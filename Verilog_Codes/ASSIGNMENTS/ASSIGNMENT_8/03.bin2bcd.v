==> flow/design.v <==
module bin2bcd(
  input clk,
  input rst,
  input start,
  input [7:0]bin_in,
  output reg [11:0]bcd_out,
  output reg Done);
  parameter IDLE = 3'b000;
  parameter SHIFT = 3'b001;
  parameter CHECK_SHIFT_INDEX = 3'b010;
  parameter ADD = 3'b011;
  parameter CHECK_DIGIT_INDEX = 3'b100;
  parameter BCD_DONE = 3'b101;
  reg [2:0] state, next_state;
  reg [7:0] r_bin;
  reg [2:0] Loop_Count;
  reg [1:0] Digit_Index;
  always @(posedge clk or posedge rst) begin
    if (rst) begin
      state <= IDLE;
      bcd_out <= 0;
      r_bin <= 0;
      Loop_Count <= 0;
      Digit_Index <= 0;
      Done <= 0;
    end else begin
      state <= next_state;
      case (state)
        IDLE: begin
          Done <= 0;
          if (start) begin
            r_bin       <= bin_in;
            bcd_out     <= 0;
            Loop_Count  <= 0;
            Digit_Index <= 0;
          end
        end
        SHIFT: begin
          bcd_out <= bcd_out << 1;
          bcd_out[0] <= r_bin[7];    
          r_bin <= r_bin << 1;
        end
        CHECK_SHIFT_INDEX: begin
          if (Loop_Count == 7)
            Loop_Count <= 0;
          else
            Loop_Count <= Loop_Count + 1;
        end
        ADD: begin
          if (bcd_out[(Digit_Index*4)+:4] >= 5)
            bcd_out[(Digit_Index*4)+:4] <= bcd_out[(Digit_Index*4)+:4] + 3;
        end
        CHECK_DIGIT_INDEX: begin
          if (Digit_Index == 2)
            Digit_Index <= 0;
          else
            Digit_Index <= Digit_Index + 1;
        end
        BCD_DONE: begin
          Done <= 1;
        end
      endcase
    end
  end
  always @(*) begin
    case (state)
      IDLE: begin
        if(start) 
           next_state = SHIFT;
        else 
       	   next_state = IDLE;
      end
      SHIFT: next_state = CHECK_SHIFT_INDEX;
      CHECK_SHIFT_INDEX: next_state = (Loop_Count == 7) ? BCD_DONE : ADD;
      ADD: next_state = CHECK_DIGIT_INDEX;
      CHECK_DIGIT_INDEX: next_state = (Digit_Index == 2) ? SHIFT : ADD;
      BCD_DONE: next_state = IDLE;
      default: next_state = IDLE;
    endcase
  end
endmodule
From RTL to reports: bin2bcd
The steps from the RTL of bin2bcd to its reports follow in flow order. Lines are those of the file above, counted from 1. Operators carry their Yosys type and port widths (W data, S select, Z words). Library cell names are shortened. The mark -- stands for no value.

Top: bin2bcd. Clock port: clk. Cell library: sky130hd. Corner: tt_025C_1v80.

After elaboration
Source: Yosys, flattened and elaborated, memories not mapped. Widths are those after wreduce. Registers that Yosys merges into a memory's read port (data or address) are not register bits. Print and check cells do not count. Equal cells are merged and count once.

Bits in registers: 29. Under RAM bits stands 0. For memories the number is 0. Output and inout port bits: 13. ROM bits: 0. The entry for clocked read ports x word width reads 0. The figure for bits in latches is 0. The entry for elaborated cells reads 53.

The entry for bitwise gates (word level) reads 3. Under multipliers stands 0. Add/sub/neg operators: 4. For $lt $le $gt $ge the number is 1. Reductions and logical operators: 10. Muxes and demuxes: 17. The figure for equal/unequal tests is 9. For shift operators the number is 3. For div/mod/pow operators the number is 0.

Operator list (number): $shift A4 B33 Y12 (1); $shift A4 B33 Y12 const A (1); $neg A4 Y33 (1); $pmux W11 S3 (1); $mux W12 (2); $pmux W8 S2 (1); $pmux W3 S5 (1); $and A12 B12 Y12 (1); $or A12 B12 Y12 (1); $shiftx A12 B5 Y4 (1); $not A12 Y12 (1); $eq A3 B3 Y1 const B (3); $mux W3 (3); $reduce_bool A2 Y1 (4); $mux W8 (1); $reduce_and A2 Y1 (3); $eq A3 B2 Y1 const B (2); $pmux W3 S2 (1); $mux W2 (3); $ne A2 B2 Y1 const B (2); $add A4 B2 Y4 const B (1); $ge A4 B3 Y1 const B (1); $pmux W2 S2 (1); $add A3 B1 Y3 const B (1); $eq A3 B1 Y1 const B (1); $logic_not A3 Y1 (1); $reduce_and A3 Y1 (1); $reduce_bool A3 Y1 (1).

Other operator kinds: 5; their cells: 5.

Logic depth
Yosys ltp: most cells in a row. Word level: on the elaborated netlist, between registers, memories and ports. Mapped: between sequential cells and ports; inverters and the memories' decode and read muxes count.

The entry for depth after elaboration reads 7. The figure for ABC_AREA is 0. Under depth in mapped cells stands 11.

After synthesis
Source: synth_stat.txt of the flow (Yosys; design flattened, memories mapped). It holds for the ABC_AREA given above (unset counts as 0); a run with the other value may have another netlist.

Cells by type: dfrtp_1 (number 31, area in all 775.744 um^2); ha_1 (number 9, area in all 112.608 um^2); nor2_1 (number 23, area in all 86.333 um^2); o22ai_1 (number 11, area in all 68.816 um^2); o2bb2ai_1 (number 7, area in all 61.309 um^2); inv_1 (number 16, area in all 60.058 um^2); nand2_1 (number 12, area in all 45.043 um^2); a32o_1 (number 4, area in all 40.038 um^2); mux2i_1 (number 4, area in all 40.038 um^2); o21ai_0 (number 7, area in all 35.034 um^2); a221oi_2 (number 2, area in all 30.029 um^2); o2bb2ai_4 (number 1, area in all 27.526 um^2); a221oi_1 (number 3, area in all 26.275 um^2); a22o_1 (number 3, area in all 26.275 um^2); dfstp_2 (number 1, area in all 26.275 um^2); a22oi_1 (number 3, area in all 22.522 um^2); buf_6 (number 2, area in all 22.522 um^2); clkbuf_1 (number 6, area in all 22.522 um^2).

Other cell types: 24; their cells: 31.

For chip area (Yosys) the number is 1798.0 um^2. For flip-flop cells the number is 32. The entry for cells in the netlist reads 176. Buffer cells: 9.

Path before layout
Source: OpenSTA report_checks on the synthesized netlist (no wires, ideal clock, input and output delay 20% of the period each), path of least setup slack; recovery checks are left aside. Register names are those of the netlist, which keeps one name where synthesis merged equal registers.

Path type: register to register. From: register Digit_Index[1]. To: register bcd_out[4]. For launch time at the first pin the number is 0 ps. The entry for slack reads 395 ps. For required time the number is 2454 ps. Under library setup time stands 126 ps. Under stages stands 12. For path delay the number is 2186 ps. The entry for data arrival time reads 2060 ps. Under clock period stands 2580 ps. The entry for path buffers reads 2. For synthesis period reached the number is 2185 ps.

"path delay" = arrival - input delay + setup time. "stages" counts driving pins, that of a launching flip-flop among them; a cell with two outputs on the path counts twice. "synthesis period reached" is the clock period less the worst setup slack; recovery checks do not enter. This is arithmetic on one report: input and output delays are still those of the set period (20% each). The rows between start and end are the longest chain of elaborated cells between them; the timing report does not say that the signal goes this way. Where chains are equally long, one stands for them. A line is the first line of the expression or statement that the cell stems from. Yosys adds cells for indexed reads and writes and turns some case tables into memories. At most two assigning lines are given for a register; there are more. Lines with a computed index may be missing from the assigning lines.

Path through: dfrtp_1 > buf_4 > mux2i_1 > o2bb2ai_1 > inv_1 > ha_1 > nand2b_1 > nand2_4 > a31o_4 > buf_6 > a221oi_1 > nor2_1. For length of the longest elaborated chain the number is 7. For elaborated cells on any way between the ends the number is 13. Those cells by class: 2 x add/sub; 1 x compare; 1 x eq/ne; 3 x shift; 2 x mux; 3 x logic; 1 x reduce/logical.

Ends and longest elaborated chain, after synthesis: start, declared (RTL line 17) `reg [1:0] Digit_Index;`; start, assigned (RTL line 24) `Digit_Index <= 0;`; start, assigned (RTL line 57) `Digit_Index <= Digit_Index + 1;`; $neg A4 Y33 (RTL line 51) `bcd_out[(Digit_Index*4)+:4] <= bcd_out[(Digit_Index*4)+:4] + 3;`; $shift A4 B33 Y12 (RTL line 51); $not A12 Y12 (RTL line 51); $and A12 B12 Y12 (RTL line 51); $or A12 B12 Y12 (RTL line 51); $mux W12 (RTL line 50) `if (bcd_out[(Digit_Index*4)+:4] >= 5)`; $pmux W11 S3 (RTL line 28) `case (state)`; end, assigned (RTL line 33) `bcd_out     <= 0;`; end, assigned (RTL line 39) `bcd_out <= bcd_out << 1;`; end, declared (RTL line 6) `output reg [11:0]bcd_out,`.

Worst path after layout
From the final timing report of flow run 2: the path of least setup slack in the routed layout; clock arrival at registers is part of the times. The report prints the path's times to 10 ps; the period is as set.

Path type: register to register. From: register Digit_Index[1]. To: register bcd_out[7]. The entry for slack reads 0 ps. For required time the number is 2340 ps. The entry for data arrival time reads 2340 ps. Under clock period stands 2130 ps. Under stages stands 8. For launch time at the first pin the number is 280 ps. The entry for path buffers reads 1. Under library setup time stands 70 ps.

The rows between start and end are the longest chain of elaborated cells between them; the timing report does not say that the signal goes this way. Where chains are equally long, one stands for them. At most two assigning lines are given for a register; there are more. Lines with a computed index may be missing from the assigning lines.

Path through: dfrtp_2 > buf_4 > mux2i_1 > o2bb2ai_4 > o21ai_1 > xor2_1 > a22oi_1 > o2bb2ai_1. For length of the longest elaborated chain the number is 7. For elaborated cells on any way between the ends the number is 13. Those cells by class: 2 x add/sub; 1 x compare; 1 x eq/ne; 3 x shift; 2 x mux; 3 x logic; 1 x reduce/logical.

Ends and longest elaborated chain, post-layout: start, declared (RTL line 17) `reg [1:0] Digit_Index;`; start, assigned (RTL line 24) `Digit_Index <= 0;`; start, assigned (RTL line 57) `Digit_Index <= Digit_Index + 1;`; $neg A4 Y33 (RTL line 51) `bcd_out[(Digit_Index*4)+:4] <= bcd_out[(Digit_Index*4)+:4] + 3;`; $shift A4 B33 Y12 (RTL line 51); $not A12 Y12 (RTL line 51); $and A12 B12 Y12 (RTL line 51); $or A12 B12 Y12 (RTL line 51); $mux W12 (RTL line 50) `if (bcd_out[(Digit_Index*4)+:4] >= 5)`; $pmux W11 S3 (RTL line 28) `case (state)`; end, assigned (RTL line 33) `bcd_out     <= 0;`; end, assigned (RTL line 39) `bcd_out <= bcd_out << 1;`; end, declared (RTL line 6) `output reg [11:0]bcd_out,`.

Memo
Re: implementation data of bin2bcd

Module bin2bcd, platform sky130hd: 2 stored runs of the flow (Yosys, OpenROAD) with differing settings, in no particular order. Input and output delays are each 20% of the period that was set; the output load is 0.01 pF. By "clock period achieved" is meant the clock period of the run minus its worst setup slack. This is arithmetic on one report: input and output delays are still those of the set period (20% each).

Flow run 1 has these settings: period_ns 1.44; CORE_UTILIZATION 69; SETUP_SLACK_MARGIN 0.24; CELL_PAD_IN_SITES_GLOBAL_PLACEMENT 3; CTS_CLUSTER_DIAMETER 147; SLEW_MARGIN 10; MIN_ROUTING_LAYER met2; CAP_MARGIN 20; CORE_MARGIN 2. Outcome: no results, placement failed with GPL-0301.

Flow run 2 has these settings: period_ns 2.13; CORE_UTILIZATION 61; SETUP_SLACK_MARGIN -0.05; PLACE_DENSITY_LB_ADDON 0.21; CORE_ASPECT_RATIO 0.65; CORE_MARGIN 2; TNS_END_PERCENT 45; GPL_TIMING_DRIVEN 1; CTS_CLUSTER_DIAMETER 43; CAP_MARGIN 10; SLEW_MARGIN 0; MIN_ROUTING_LAYER met1; MAX_ROUTING_LAYER met4. For the clock period achieved the run shows 2127 ps. The worst hold slack in the final report is 454 ps. The setup slack of the critical path reads 3 ps. The sum of negative setup slack reads 0 ps. For the die footprint the run shows 3407.9 um^2. The measured area of the synthesized netlist is 1798.0 um^2. The std-cell area (final layout) comes to 2259.7 um^2.
